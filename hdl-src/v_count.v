==> flow/design.v <==
`timescale 1ns / 1ps
module v_count(
    input clk,
    input valid,
    input vsync,
    output wire [15:0] o_v_cnt,
    output wire [15:0] o_h_cnt
    );
    reg d_vsync;
    reg d_valid;
    reg [15:0] v_cnt;
    reg [15:0] h_cnt;
    reg init;
    assign o_v_cnt = v_cnt;
    assign o_h_cnt = valid == 1 ? h_cnt : 0;
    always @(posedge clk) begin
      d_vsync <= vsync;
      d_valid <= valid;
    end
    always @(posedge clk) begin
      if(d_vsync == 0 && vsync == 1) begin
        v_cnt <= 0;
      end
      if(d_valid == 1 && valid == 0) begin
        v_cnt <= v_cnt + 1;
        h_cnt <= 0;
      end else if(valid == 1) begin
        h_cnt <= h_cnt + 1;
      end
    end
endmodule
[Step by step through the tools: v_count]
What the tools print for v_count, step after step.
Lines are those of the file above, counted from 1.
Operators: Yosys type, input widths -> output width; for muxes data width and select width s.
Library cell names are shortened.
A cell with - has no value.
Design
  top: v_count
  clock input: clk
  cell library: sky130hd
  timing corner: tt_025C_1v80

[After elaboration]
Counts by Yosys on the flattened word-level netlist (proc, flatten, opt, wreduce; memories kept). Register bits leave out memories and registers merged into their read ports (data or address). Print and check cells are left out. Cells with the same type and inputs are merged into one.
Word-level totals
  elaborated cells: 14
  output and inout bits: 32
  input bits: 3
  register bits: 34
Operators by class
  mux-type cells: 3
  add/subtract/negate cells: 2
  bitwise operators: 2
  reductions and logical operators: 3
Operators with widths (count)
  $mux 16: 3
  $add 16x1->16 const B: 2
  $logic_and 1x1->1: 2
  $not 1->1: 2
  $reduce_bool 2->1: 1

[Logic depth]
Yosys ltp: most cells in a row. Word level: on the elaborated netlist, between registers, memories and ports. Mapped: between sequential cells and ports; inverters and the memories' decode and read muxes count.
Logic depth
  word-level depth: 4
  ABC_AREA: 0
  gate-level depth with buffers: 5
  mapped depth without buffers: 5

[After synthesis]
Yosys stat after the flow's synthesis: flattened, memories mapped to cells. It holds for the ABC_AREA given above (unset counts as 0); a run with the other value may have another netlist.
Cell types
  edfxtp_1: count 16, area in all 480.461 um^2
  dfxtp_1: count 18, area in all 360.346 um^2
  and2_1: count 16, area in all 100.096 um^2
  xnor2_1: count 11, area in all 96.342 um^2
  nor2_1: count 20, area in all 75.072 um^2
  xor2_1: count 7, area in all 61.309 um^2
  nand3_1: count 10, area in all 50.048 um^2
  nand4_1: count 8, area in all 50.048 um^2
  nand2_1: count 13, area in all 48.797 um^2
  o21ai_0: count 9, area in all 45.043 um^2
  nand2b_1: count 6, area in all 37.536 um^2
  a21oi_1: count 7, area in all 35.034 um^2
  nor3_1: count 7, area in all 35.034 um^2
  ha_1: count 2, area in all 25.024 um^2
  clkbuf_1: count 6, area in all 22.522 um^2
  inv_1: count 6, area in all 22.522 um^2
  mux2i_1: count 2, area in all 20.019 um^2
  and3_1: count 3, area in all 18.768 um^2
Not listed: further types 13, cells in them 16.
Synthesis totals
  mapped cells: 183
  mapped flip-flops: 34
  mapped area: 1714.1 um^2
  buffer cells: 6
  sequential area: 840.8 um^2

[Worst setup path after synthesis]
OpenSTA on the mapped netlist: ideal clock, no wires. The path of least setup slack (recovery checks aside). Input and output delay are each 20% of the period. Register names are those of the netlist, which keeps one name where synthesis merged equal registers.
Timing after synthesis
  path kind: in2reg
  from: in vsync
  to: reg v_cnt[0]
  input delay: 0.420 ns
  launch time at the first pin: 0.420 ns
  data required time: 1.689 ns
  slack: 0.060 ns
  buffers on the path: 0
  clock period: 2.1 ns
  setup time: 0.411 ns
  stages on the path: 2
  path delay: 1.620 ns
  arrival time: 1.629 ns
  synthesis period reached: 2.04 ns
"path delay" is the arrival time less input delay plus setup time.
"stages on the path": output pins that drive a net of the path, with the launching flip-flop's if there is one; two outputs of one cell count as two.
"synthesis period reached" is the clock period less the worst setup slack; recovery checks do not enter. This is arithmetic on one report: input and output delays are still those of the set period (20% each).
Between the ends stands the longest chain of elaborated cells between them, by number of cells; it is not shown to be the way that was timed. Of several equally long chains one is given.
A line is the first line of the expression or statement that the cell stems from. Yosys adds cells for indexed reads and writes and turns some case tables into memories.
The path ends at the enable pin of a flip-flop; only ways to that pin are counted.
Between the ends, after synthesis
  path through: inv_1 -> o21ai_0
  length of the longest elaborated chain: 2
  elaborated cells on any way between the ends: 2
  RTL lines with such cells: 1
  those cells by class: 2 x reduce/logical
RTL lines, path after synthesis
  from (decl): RTL line 5  | input vsync,
  $logic_and 1x1->1: RTL line 21  | if(d_vsync == 0 && vsync == 1) begin
  $reduce_bool 2->1
  to (assign): RTL line 22  | v_cnt <= 0;
  to (assign): RTL line 25  | v_cnt <= v_cnt + 1;
  to (decl): RTL line 11  | reg [15:0] v_cnt;

[Worst path after layout]
Path of least setup slack in the final report of job 1 (OpenROAD, finished layout, wires in). Where an end is a register, its clock arrival counts in the times.
Timing post-layout
  path kind: in2out
  from: in valid
  to: out o_h_cnt[15]
  launch time at the first pin: 0.53 ns
  input delay: 0.53 ns
  output delay: 0.53 ns
  buffers on the path: 3
  stages on the path: 4
  slack: 0.18 ns
  clock period: 2.65 ns
  data required time: 2.12 ns
  arrival time: 1.94 ns
Between the ends stands the longest chain of elaborated cells between them, by number of cells; it is not shown to be the way that was timed. Of several equally long chains one is given.
Between the ends, post-layout
  path through: clkdlybuf4s50_1 -> buf_4 -> and2_1 -> clkdlybuf4s50_1
  length of the longest elaborated chain: 1
  elaborated cells on any way between the ends: 1
  RTL lines with such cells: 1
  those cells by class: 1 x mux
RTL lines, path post-layout
  from (decl): RTL line 4  | input valid,
  $mux 16: RTL line 15  | assign o_h_cnt = valid == 1 ? h_cnt : 0;
  to (decl): RTL line 7  | output wire [15:0] o_h_cnt

Data sheet: physical implementation of v_count

Top module v_count; platform sky130hd; tools Yosys and OpenROAD; 2 stored runs in no particular order. Input and output delays are each 20% of the period that was set; the output load is 0.01 pF.
"achieved clock period": clock period set for the run, less the worst setup slack. It is reckoned from that one timing run; input and output delays stay at 20% of the period that was set.
By "worst setup path time" is meant the share of the clock period that the worst setup path is allowed (20% is reserved at inputs, 20% at outputs), minus its slack. Clock arrival times at its registers enter into it.
"power": no workload was simulated; the value follows from the tool's default switching activity.

Job 1
==> flow/run.sh <==
#!/bin/bash
# the make line also repeats the synthesis and layout settings of config.mk as NAME=value (left out here)
make -C /OpenROAD-flow-scripts/flow DESIGN_CONFIG=/design/flow/config.mk WORK_HOME=/design/flow/orfs CLKGATE_MAP_FILE= finish
==> flow/config.mk <==
export PLATFORM = sky130hd
export DESIGN_NAME = v_count
export DESIGN_NICKNAME = v_count
export VERILOG_FILES = /design/flow/design.v
export SDC_FILE = /design/flow/constraint.sdc
export NUM_CORES = 4
export LEC_CHECK = 0
export CAP_MARGIN = 20
export CORE_MARGIN = 2
export CORE_UTILIZATION = 40
export SLEW_MARGIN = 20
==> flow/constraint.sdc <==
create_clock -name core_clock -period 2.65 [get_ports {clk}]
set_input_delay 0.5300 -clock core_clock [delete_from_list [all_inputs] [get_ports {clk}]]
set_output_delay 0.5300 -clock core_clock [all_outputs]
set_load 0.01 [all_outputs]

==> results of job 1 <==
chip area after synthesis (Yosys): 1714.1 um^2
die area: 4824.7 um^2
standard-cell area of the final layout: 2262.2 um^2
utilization: 55.8 %
worst setup slack after layout: 0.181 ns
total negative slack: 0.000 ns
worst hold slack: 0.515 ns
power: 1.151 mW
achieved clock period: 2.469 ns
worst setup path time: 1.41 ns
worst setup path kind: in2out

Job 2
==> flow/run.sh <==
#!/bin/bash
# the make line also repeats the synthesis and layout settings of config.mk as NAME=value (left out here)
make -C /OpenROAD-flow-scripts/flow DESIGN_CONFIG=/design/flow/config.mk WORK_HOME=/design/flow/orfs CLKGATE_MAP_FILE= finish
==> flow/config.mk <==
export PLATFORM = sky130hd
export DESIGN_NAME = v_count
export DESIGN_NICKNAME = v_count
export VERILOG_FILES = /design/flow/design.v
export SDC_FILE = /design/flow/constraint.sdc
export NUM_CORES = 4
export LEC_CHECK = 0
export ABC_AREA = 0
export CAP_MARGIN = 20
export CORE_MARGIN = 8
export CORE_UTILIZATION = 26
export CTS_CLUSTER_DIAMETER = 352
export GPL_ROUTABILITY_DRIVEN = 1
export GPL_TIMING_DRIVEN = 1
export PLACE_DENSITY_LB_ADDON = 0.13
export SETUP_SLACK_MARGIN = 0.35
export SLEW_MARGIN = 20
==> flow/constraint.sdc <==
create_clock -name core_clock -period 1.52 [get_ports {clk}]
set_input_delay 0.3040 -clock core_clock [delete_from_list [all_inputs] [get_ports {clk}]]
set_output_delay 0.3040 -clock core_clock [all_outputs]
set_load 0.01 [all_outputs]

==> results of job 2 <==
chip area after synthesis (Yosys): 1714.1 um^2
die area: 9446.9 um^2
standard-cell area of the final layout: 3420.8 um^2
utilization: 53.9 %
worst setup slack after layout: -0.122 ns
total negative slack: -0.490 ns
worst hold slack: 0.164 ns
power: 2.409 mW
achieved clock period: 1.642 ns
worst setup path time: 1.64 ns
worst setup path kind: reg2reg
