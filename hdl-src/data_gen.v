==> flow/design.v <==
`timescale 1ns / 1ps
module data_gen(
    input clk_100mhz,
    output wire d_out,
    input reset,
    input [7:0] red,
    input [7:0] green,
    input [7:0] blue,
    input trig_in,
    output nxt_out,
    output wire t_valid,
    output wire rdy
    );
    localparam T0H=40;  
    localparam T1H=80;  
    localparam T0L=85;  
    localparam T1L=45;  
    localparam minTres=2500;  
    localparam Tres=40000;  
    localparam IDLE=4'b0000, TRANS=4'b0001, TRANS0=4'b0010, TRANS1=4'b0011, UPDATE=4'b0100, FIN=4'b0101; 
    reg [15:0] counter;  
    reg [3:0] state, l_state;
    reg i_out;
    reg trig_reg, trig, d_trig;
    reg [7:0] idx;
    reg [23:0] buf_color;
    reg [23:0] cur_color = {24'hFFFFFF};  
    reg buf_up;   
    reg nxt;
    assign d_out = i_out;
    assign rdy = (state == IDLE);
    always @(posedge clk_100mhz) begin
	  { trig, trig_reg } <= { trig_reg, trig_in };
	end
    assign t_valid = d_trig;
    assign nxt_out = nxt & !t_valid;
    always @(posedge clk_100mhz) begin
      if(d_trig == 0 && trig == 1 && (nxt || rdy)) begin
        buf_color <= {green, red, blue};
        nxt <= 0;
      end
      else if(buf_up) nxt <= 1;
      d_trig <= trig;
    end
    always @(posedge clk_100mhz) begin
      if(l_state != state) counter <= 0;
      else counter <= counter + 1;
      l_state <= state;
    end
    always @(posedge clk_100mhz) begin
      buf_up <= 0;
      if(reset) begin
        state <= IDLE;
        i_out <= 0;
        idx <= 23;
      end
      else begin
        case(state)
          IDLE: begin
            i_out <= 0;
            if(nxt == 0) begin  
              state <= TRANS;
              cur_color <= buf_color;
              buf_up <= 1;
              idx <= 23;
            end
          end
          TRANS: begin
            i_out <= 0;
            if(cur_color[idx] == 1'b0) state <= TRANS0;
            else state <= TRANS1;
          end
          TRANS0: begin
            if(counter < T0H) i_out <= 1;
            else i_out <= 0;
            if(counter >= T0H+T0L-3) state <= UPDATE;
          end
          TRANS1: begin
            if(counter < T1H) i_out <= 1;
            else i_out <= 0;
            if(counter >= T1H+T1L-3) state <= UPDATE;
          end
          UPDATE: begin
            i_out <= 0;
            if(idx == 0) begin
              if(nxt == 0) begin
                idx <= 23;
                cur_color <= buf_color;
                buf_up <= 1;
                state <= TRANS;
              end else if(counter > minTres) state <= FIN;
            end
            else begin 
              idx <= idx-1;
              state <= TRANS;
            end
          end
          FIN: begin
            i_out <= 0;
            buf_up <= 1;  
            if(counter > Tres - minTres) state <= IDLE;
          end
        endcase
      end
    end
endmodule
* Tool chain data of data_gen *
Tool output for the design above, in the order of the flow.
Lines are those of the file above, counted from 1.
Operators: Yosys type, input widths -> output width; for muxes data width and select width s.
Not given: --

inputs
  design top = data_gen
  clock port = clk_100mhz
  cell library = sky130hd
  corner = tt_025C_1v80

* Word level *
Yosys after proc, flatten, opt, wreduce and memory -nomap, before mapping. Memory bits, and registers merged into a memory's read port (data or address), are not among the register bits. Print and check cells are not counted. Equal cells are merged and count once.

operators by class
  shifts and indexed selects = 1
  multiplexer cells = 20
  order comparisons = 5
  bitwise logic cells = 3
  multipliers = 0
  div/mod/pow operators = 0
  add/sub/neg operators = 2
  reduce/logical cells = 13
  eq/ne operators = 11

operators with widths
  cell                   count
  $pmux 24 s2            1
  $mux 24                2
  $shiftx 24x8->1        1
  $mux 4                 6
  $pmux 4 s5             1
  $add 16x1->16 const B  1
  $gt 16x12->1 const B   1
  $gt 16x16->1 const B   1
  $lt 16x6->1 const B    1
  $ge 16x7->1 const B    1
  $lt 16x7->1 const B    1
  $pmux 8 s2             1
  $mux 8                 2
  $eq 4x2->1 const B     2
  $eq 4x3->1 const B     2
  $sub 8x1->8 const B    1
  $logic_not 8->1        1
  $ne 2x2->1 const B     3
  $reduce_bool 6->1      1
  $pmux 1 s3             2
  $reduce_and 5->1       1
  $mux 1                 5
  $eq 4x1->1 const B     1
  $ne 4x4->1             1
  $ne 4x4->1 const B     1
  $logic_not 4->1        1
  $reduce_or 4->1        1
  $reduce_and 3->1       1

Not listed: further kinds 9, cells in them 11.

bit counts
  input bits = 27
  clocked read ports x word width = 0
  bits in registers = 86
  ROM bits = 0
  bits in writable memories = 0
  latch bits = 0
  output and inout bits = 4
  word-level cells = 67
  memories = 0

* Depth *
Depth = most cells in a row (Yosys ltp): at word level without a register or memory, in the mapped netlist without a sequential cell, where the memories' decode and read muxes count.

depth
  word-level depth = 5
  ABC_AREA = 0
  depth in mapped cells = 8
  mapped depth without buffers = 7

* Netlist *
Source: synth_stat.txt of the flow (Yosys; design flattened, memories mapped). It holds for the ABC_AREA given above (unset counts as 0); a run with the other value may have another netlist.
Totals and module areas in this step are rounded.

synthesis totals
  cell count = 297
  area of sequential cells = 2200 µm²
  cell area after synthesis = 3600 µm²
  flip-flop cells = 84
  buffers = 13

cell types
  cell type                  count  total area (µm²)
  sky130_fd_sc_hd__edfxtp_1  48     1.44E+03
  sky130_fd_sc_hd__dfxtp_1   36     720.691
  sky130_fd_sc_hd__nor2_1    37     138.883
  sky130_fd_sc_hd__xnor2_1   13     113.859
  sky130_fd_sc_hd__mux4_2    3      67.565
  sky130_fd_sc_hd__a21oi_1   12     60.058
  sky130_fd_sc_hd__mux2i_1   6      60.058
  sky130_fd_sc_hd__inv_1     14     52.55
  sky130_fd_sc_hd__nand2_1   14     52.55
  sky130_fd_sc_hd__ha_1      4      50.048
  sky130_fd_sc_hd__nand3_1   10     50.048
  sky130_fd_sc_hd__nand2b_1  7      43.792
  sky130_fd_sc_hd__nand4_1   6      37.536
  sky130_fd_sc_hd__nor3b_1   5      37.536
  sky130_fd_sc_hd__mux2_2    3      33.782
  sky130_fd_sc_hd__nor4_1    5      31.28
  sky130_fd_sc_hd__or3_1     5      31.28
  sky130_fd_sc_hd__buf_2     6      30.029

Not listed: further types 37, cells in them 63.

* Path before layout *
Path of least setup slack by OpenSTA after synthesis, without wires, with an ideal clock, recovery checks aside; 20% of the period is set as input and as output delay. Where synthesis merged equal registers, the netlist keeps one of their names.

timing after synthesis
  path kind = register to register
  from = reg state[0]
  to = reg buf_color[0]
  data arrival time = 3020 ps
  required time = 4667 ps
  path slack = 1647 ps
  buffers on the path = 2
  launch time at the first pin = 0 ps
  driving pins on the path = 7
  period = 5110 ps
  delay of the path = 3463 ps
  library setup time = 443 ps
  synthesis period reached = 3463 ps

"delay of the path" = arrival - input delay + setup time.
"driving pins on the path": output pins that drive a net of the path, with the launching flip-flop's if there is one; two outputs of one cell count as two.
"synthesis period reached" is the clock period less the worst setup slack; recovery checks do not enter. This is arithmetic on one report: input and output delays are still those of the set period (20% each).
Between the ends stands the longest chain of elaborated cells between them, by number of cells; it is not shown to be the way that was timed. Of several equally long chains one is given.
A line is the first line of the expression or statement that the cell stems from. Yosys adds cells for indexed reads and writes and turns some case tables into memories.
At most two assigning lines are given for a register; there are more.

between the ends, after synthesis
  cell sequence = sky130_fd_sc_hd__dfxtp_1 sky130_fd_sc_hd__buf_6 sky130_fd_sc_hd__or2_2 sky130_fd_sc_hd__clkbuf_1 sky130_fd_sc_hd__nor2_1 sky130_fd_sc_hd__nor2_1 sky130_fd_sc_hd__nor3b_1
  length of the longest elaborated chain = 3
  elaborated cells on any way between the ends = 3
  classes of those cells = reduce/logical (3)

RTL lines, path after synthesis
  item               RTL line  text
  from (decl)        22        reg [3:0] state, l_state;
  from (assign)      53        state <= IDLE;
  from (assign)      62        state <= TRANS;
  $logic_not 4->1    31        assign rdy = (state == IDLE);
  $logic_or 1x1->1   38        if(d_trig == 0 && trig == 1 && (nxt || rdy)) begin
  $logic_and 1x1->1  38
  to (assign)        39        buf_color <= {green, red, blue};
  to (decl)          26        reg [23:0] buf_color;

Nets of the timed path that keep an RTL name, with a line that drives or declares them; the list need not be complete.

nets with RTL names, path after synthesis
  signal  RTL line
  rdy     31

* Path in the finished layout *
From the final timing report of flow run A: the path of least setup slack in the routed layout; clock arrival at registers is part of the times.
The path's times are printed in steps of 10 ps; the period is the one set.

timing post-layout
  path kind = register to output
  from = reg state[1]
  to = out rdy
  required time = 5890 ps
  driving pins on the path = 4
  launch time at the first pin = 340 ps
  path slack = 3940 ps
  data arrival time = 1950 ps
  output delay = 1470 ps
  buffers on the path = 1
  period = 7360 ps

Between the ends stands the longest chain of elaborated cells between them, by number of cells; it is not shown to be the way that was timed. Of several equally long chains one is given.
At most two assigning lines are given for a register; there are more.

between the ends, post-layout
  cell sequence = sky130_fd_sc_hd__dfxtp_1 sky130_fd_sc_hd__or2_2 sky130_fd_sc_hd__nor2_1 sky130_fd_sc_hd__clkdlybuf4s50_1
  length of the longest elaborated chain = 1
  elaborated cells on any way between the ends = 1
  classes of those cells = reduce/logical (1)

RTL lines, path post-layout
  item             RTL line  text
  from (decl)      22        reg [3:0] state, l_state;
  from (assign)    53        state <= IDLE;
  from (assign)    62        state <= TRANS;
  $logic_not 4->1  31        assign rdy = (state == IDLE);
  to (decl)        12        output wire rdy

--- measured runs ---
Below are 2 stored runs of the flow (Yosys, OpenROAD; platform sky130hd) on data_gen, each with its settings and what was measured, unordered. Constraints: input delay and output delay 20% of the set period each, output load 0.01 pF.
"clock period reached" = clock period - worst setup slack. The figure is calculated, with input and output delays left at 20% of the set period.
By "critical path time" is meant the share of the clock period that the worst setup path is allowed (20% is reserved at inputs, 20% at outputs), minus its slack. Clock arrival times at its registers enter into it.
"total design power": no workload was simulated; the value follows from the tool's default switching activity.
"critical path time" is given in steps of 10 ps.
Results are given in rounded form.
A setting shown as -- is not set for that run.

setting or result                          flow run A          flow run B
period_ns                                  7.36                5.57
CAP_MARGIN                                 20                  25
CORE_MARGIN                                2                   2
CORE_UTILIZATION                           40                  47
SLEW_MARGIN                                20                  15
SETUP_SLACK_MARGIN                         --                  0.37
PLACE_DENSITY_LB_ADDON                     --                  0.03
CORE_ASPECT_RATIO                          --                  1.3
TNS_END_PERCENT                            --                  45
ABC_AREA                                   --                  1
GPL_TIMING_DRIVEN                          --                  1
GPL_ROUTABILITY_DRIVEN                     --                  1
MIN_ROUTING_LAYER                          --                  met2
MAX_ROUTING_LAYER                          --                  met4
total design power (µW)                    1300                1600
standard-cell area after routing (µm²)     4200                4100
setup total negative slack (ps)            0                   0
critical path time (ps)                    1950                1710
worst setup path type                      register to output  register to output
die footprint (µm²)                        9700                8200
worst hold slack in the final report (ps)  330                 340
chip area in the Yosys report (µm²)        3600                3500
worst setup slack after layout (ps)        3900                2700
post-layout utilization                    0.48                0.58
clock period reached (ps)                  3424                2827
--- end ---
